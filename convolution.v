==> flow/design.v <==
module convolution (
    input clk,
    input reset,
    input enable,
    input [7:0] pixel_1,
    input [7:0] pixel_2,
    input [7:0] pixel_3,
    input [7:0] pixel_4,
    input [7:0] pixel_5,
    input [7:0] pixel_6,
    input [7:0] pixel_7,
    input [7:0] pixel_8,
    input [7:0] pixel_9,
    input [8:0] kernel_1,
    input [8:0] kernel_2,
    input [8:0] kernel_3,
    input [8:0] kernel_4,
    input [8:0] kernel_5,
    input [8:0] kernel_6,
    input [8:0] kernel_7,
    input [8:0] kernel_8,
    input [8:0] kernel_9,
    output       data_rdy,
    output [7:0] data_out
);
reg        [3:0] count;
reg signed [8:0] pixel_sel;
reg signed [8:0] kernel_sel;
reg signed [17:0] sum;
reg [7:0] out;
reg       rdy;
wire [17:0] mul;
assign data_out = out;
assign data_rdy = rdy;
multiplier mul_unit (
    .num1(pixel_sel),
    .num2(kernel_sel),
    .out(mul)
);
always @(posedge clk or negedge reset) begin
    if (reset == 1'b0) begin
        count <= 4'd0;
        sum <= 18'd0;
        out <= 8'd0;
        rdy <= 1'b0;
    end else if (enable == 1'b1) begin
        if (count == 4'd0) begin
            count <= count + 4'd1;
            rdy <= 1'b0;
        end else if (count < 4'd9) begin
            sum <= sum + mul;
            count <= count + 4'd1;
        end else if (count == 4'd9) begin
            sum <= sum + mul;
            sum <= sum / 18'd9;
            if (sum > 18'd255)
                sum <= 18'd255;
            out <= sum[7:0];
            rdy <= 1'b1;
            count <= 4'd0;
        end
    end
end
always @(count,
         pixel_1, pixel_2, pixel_3, pixel_4, pixel_5, pixel_6, pixel_7, pixel_8, pixel_9,
         kernel_1, kernel_2, kernel_3, kernel_4, kernel_5, kernel_6, kernel_7, kernel_8, kernel_9)
    begin
    case (count)
        4'd0 : begin
            pixel_sel = {1'b0, pixel_1};
            kernel_sel = kernel_1;
        end
        4'd1 : begin
            pixel_sel = {1'b0, pixel_2};
            kernel_sel = kernel_2;
        end
        4'd2 : begin
            pixel_sel = {1'b0, pixel_3};
            kernel_sel = kernel_3;
        end
        4'd3 : begin
            pixel_sel = {1'b0, pixel_4};
            kernel_sel = kernel_4;
        end
        4'd4 : begin
            pixel_sel = {1'b0, pixel_5};
            kernel_sel = kernel_5;
        end
        4'd5 : begin
            pixel_sel = {1'b0, pixel_6};
            kernel_sel = kernel_6;
        end
        4'd6 : begin
            pixel_sel = {1'b0, pixel_7};
            kernel_sel = kernel_7;
        end
        4'd7 : begin
            pixel_sel = {1'b0, pixel_8};
            kernel_sel = kernel_8;
        end
        4'd8 : begin
            pixel_sel = {1'b0, pixel_9};
            kernel_sel = kernel_9;
        end
        default: begin
            pixel_sel = {1'b0, pixel_1};
            kernel_sel = kernel_1;
        end
    endcase
end
endmodule
module multiplier (
    input  [8:0]  num1,
    input  [8:0]  num2,
    output [17:0] out
);
reg [17:0] res;
assign out = res;
always @(*) begin
    res = num1 * num2;
end
endmodule
Reports on convolution --
What the tools print for convolution, step after step. Lines are those of the file above, counted from 1. Cell names lack the library's common part. A cell with n/a has no value.
Design: top module convolution, clock port clk, standard-cell library sky130hd, timing corner tt_025C_1v80

Word level --
Yosys after proc, flatten, opt, wreduce and memory -nomap, before mapping. Memory bits, and registers merged into a memory's read port (data or address), are not among the register bits. Print and check cells are not counted. Equal cells are merged and count once.
Bit counts: bits in registers 31, bits of input ports 156, output and inout bits 9, elaborated cells 41
Cells by class: add/sub/neg operators 2, $mul 1, divide/modulo/power cells 1, $lt $le $gt $ge 2, equality and inequality tests 10, multiplexer cells 11, bitwise logic cells 2, reductions and logical operators 8
Operators by type and width (number):
- 8-bit by 9-bit multiplier with 17-bit output | 1
- 18-bit by 4-bit divider with 18-bit output (second input constant) | 1
- 9-bit case mux with 8-bit select | 1
- 8-bit case mux with 8-bit select | 1
- 18-bit 2-to-1 mux | 3
- 18-bit adder | 1
- 18-bit by 8-bit greater-than comparator with 1-bit output (second input constant) | 1
- 4-bit by 3-bit equality test with 1-bit output (second input constant) | 4
- 4-bit 2-to-1 mux | 3
- 4-bit by 2-bit equality test with 1-bit output (second input constant) | 2
- 4-bit equality test (second input constant) | 2
- 3-bit AND reduction | 2
- 2-bit nonzero test | 2
- 4-bit by 1-bit adder with 4-bit output (second input constant) | 1
- 4-bit by 1-bit equality test with 1-bit output (second input constant) | 1
- 4-bit < comparator (second input constant) | 1
- 4-bit logical NOT | 1
- 4-bit AND reduction | 1
- 3-bit nonzero test | 1
- 1-bit 2-to-1 mux | 3
- 1-bit NOT | 2
- 2-bit inequality test (second input constant) | 1
- 2-bit AND reduction | 1

Logic depth --
Yosys ltp: most cells in a row. Word level: on the elaborated netlist, between registers, memories and ports. Mapped: between sequential cells and ports; inverters and the memories' decode and read muxes count.
Depth: depth in word-level cells 5, ABC_AREA 0, gate-level depth with buffers 37, gate-level depth less buffers 36

Mapped cells and area --
Yosys stat after the flow's synthesis: flattened, memories mapped to cells. It holds for the ABC_AREA given above (unset counts as 0); a run with the other value may have another netlist. The area totals of this step are shown rounded.
Synthesis totals: cells in the netlist 914, chip area (Yosys) 7240 um^2, sequential part of the area 776 um^2, flip-flops 31, buffer cells 48
Cell types:
- fa_1 | number 43, total area 860.826 um^2
- dfrtp_1 | number 31, total area 775.744 um^2
- ha_1 | number 61, total area 763.232 um^2
- a22o_1 | number 40, total area 350.336 um^2
- inv_1 | number 90, total area 337.824 um^2
- a221oi_1 | number 35, total area 306.544 um^2
- nand2_1 | number 79, total area 296.534 um^2
- xnor2_1 | number 29, total area 253.994 um^2
- a21oi_1 | number 48, total area 240.23 um^2
- nor2_1 | number 60, total area 225.216 um^2
- and2_1 | number 35, total area 218.96 um^2
- o21bai_1 | number 21, total area 157.651 um^2
- a31oi_1 | number 24, total area 150.144 um^2
- clkbuf_1 | number 34, total area 127.622 um^2
- o21ai_0 | number 22, total area 110.106 um^2
- nor2b_1 | number 15, total area 93.84 um^2
- nand2b_1 | number 13, total area 81.328 um^2
- a211o_1 | number 8, total area 70.067 um^2
Other cell types: 72; their cells: 226. By module: a second synthesis without flattening, with its own total; a netlist apart from the flattened one above.
Second synthesis, totals: cell total of the unflattened synthesis 1008, area total of the unflattened synthesis 8080 um^2
Rows give one instance, submodules left out.
By module:
- convolution | instances 1, cells 700, area 5450 um^2, seq. area 776 um^2
- multiplier | instances 1, cells 308, area 2620 um^2, seq. area 0.0 um^2

Path before layout --
OpenSTA on the mapped netlist: ideal clock, no wires. The path of least setup slack (recovery checks aside). Input and output delay are each 20% of the period. Register names are those of the netlist, which keeps one name where synthesis merged equal registers.
Path post-synthesis: path type input port to flip-flop, from input port kernel_4[0], to register sum[17], period 8.34 ns, external input delay 1.668 ns, setup time 0.120 ns, time at the first pin 1.668 ns, arrival time 7.034 ns, data required time 8.220 ns, slack 1.187 ns, delay of the path 5.486 ns, driving pins on the path 27, path buffers 0, synthesis period reached 7.153 ns
"delay of the path" = arrival - input delay + setup time. "driving pins on the path" counts driving pins, that of a launching flip-flop among them; a cell with two outputs on the path counts twice. "synthesis period reached" = period - worst setup slack (recovery checks aside). The figure is calculated, with input and output delays left at 20% of the set period. The rows between start and end are the longest chain of elaborated cells between them; the timing report does not say that the signal goes this way. Where chains are equally long, one stands for them. A line is the first line of the expression or statement that the cell stems from. Yosys adds cells for indexed reads and writes and turns some case tables into memories. A register here has more assigning lines than the two given.
Between the ends, post-synthesis: path through a22o_1 -> a221oi_1 -> nand4_1 -> o21ai_0 -> inv_1 -> nand2_1 -> fa_1 -> fa_1 -> inv_1 -> fa_1 -> fa_1 -> ha_1 -> a21oi_1 -> o21bai_1 -> a21oi_1 -> o21bai_1 -> a21oi_1 -> xnor2_1 -> ha_1 -> a21oi_1 -> o21bai_1 -> a21oi_1 -> nor2b_1 -> o21ai_0 -> a21oi_1 -> xnor2_1 -> nor2_1, cells in the longest elaborated chain 4, elaborated cells between the ends (all ways) 4, those cells by class 1 x add/sub; 1 x mul; 2 x mux
Ends and longest elaborated chain, post-synthesis:
- start: declaration | line 17 | input [8:0] kernel_4,
- 9-bit case mux with 8-bit select | line 68 | case (count)
- 8-bit by 9-bit multiplier with 17-bit output | line 120 | res = num1 * num2;
- 18-bit adder | line 51 | sum <= sum + mul;
- 18-bit 2-to-1 mux | line 50 | end else if (count < 4'd9) begin
- end: assignment | line 51
- end: assignment | line 54 | sum <= sum + mul;
- end: declaration | line 29 | reg signed [17:0] sum;

Timing after layout --
Path of least setup slack in the final report of flow run B (OpenROAD, finished layout, wires in). Where an end is a register, its clock arrival counts in the times.
Path after layout: path type flip-flop to flip-flop, from register sum[16], to register sum[0], period 5.54 ns, setup time 0.08 ns, time at the first pin 0.28 ns, arrival time 7.07 ns, data required time 5.75 ns, slack -1.31 ns, driving pins on the path 33, path buffers 5
The rows between start and end are the longest chain of elaborated cells between them; the timing report does not say that the signal goes this way. Where chains are equally long, one stands for them. A register here has more assigning lines than the two given.
Between the ends, after layout: path through dfrtp_2 -> buf_4 -> and2b_2 -> a22oi_1 -> or2_2 -> buf_4 -> nand2_1 -> buf_4 -> nor2_1 -> o31a_1 -> a31o_4 -> buf_4 -> nor2_2 -> a21boi_2 -> buf_4 -> o31a_1 -> and4_4 -> or2_4 -> and3_4 -> a211o_4 -> o211ai_1 -> and3_4 -> nor2_1 -> or3_4 -> o31a_1 -> a211oi_4 -> ha_2 -> inv_2 -> a221oi_2 -> a31o_1 -> xnor2_1 -> a311o_1 -> a21oi_2, cells in the longest elaborated chain 4, elaborated cells between the ends (all ways) 5, source lines of those cells 4, those cells by class 1 x div; 1 x compare; 3 x mux
Ends and longest elaborated chain, after layout:
- start: declaration | line 29 | reg signed [17:0] sum;
- start: assignment | line 51 | sum <= sum + mul;
- start: assignment | line 54 | sum <= sum + mul;
- 18-bit by 4-bit divider with 18-bit output | line 55 | sum <= sum / 18'd9;
- 18-bit 2-to-1 mux | line 56 | if (sum > 18'd255)
- 18-bit 2-to-1 mux | line 53 | end else if (count == 4'd9) begin
- 18-bit 2-to-1 mux | line 50 | end else if (count < 4'd9) begin
- end: assignment | line 51
- end: assignment | line 54
- end: declaration | line 29

Subject: convolution on sky130hd, stored results

Hello all,

Measured data: module convolution, platform sky130hd, 2 stored runs of the flow under differing settings, order arbitrary. Input and output delays are each 20% of the period that was set; the output load is 0.01 pF.
"achieved clock period" means the clock period less the worst setup slack. The figure is calculated, with input and output delays left at 20% of the set period.
"worst setup path time" means the part of the period allowed to the worst setup path (the constraints hold back 20% at inputs and 20% at outputs) less its slack; where the path has registers, the arrival times of their clocks count too.
Results are given in rounded form.
[flow run A] settings: period_ns=7.71, CORE_UTILIZATION=69, SETUP_SLACK_MARGIN=0.51, PLACE_DENSITY_LB_ADDON=0.04, CELL_PAD_IN_SITES_GLOBAL_PLACEMENT=3, SLEW_MARGIN=30, MAX_ROUTING_LAYER=met4, CAP_MARGIN=20, CORE_MARGIN=2
[flow run A] result: did not finish, placement stopped with FLW-0024
[flow run B] settings: period_ns=5.54, CAP_MARGIN=20, CORE_MARGIN=2, CORE_UTILIZATION=40, SLEW_MARGIN=20
[flow run B] result: chip area after synthesis (Yosys) 7240 um^2, die area 19200 um^2, standard-cell area of the final layout 12900 um^2, utilization 72.3%, worst setup slack after layout -1.31 ns, total negative slack -9.17 ns, worst hold slack 0.486 ns, achieved clock period 6.854 ns, worst setup path time 6.85 ns, worst setup path kind flip-flop to flip-flop

Thanks
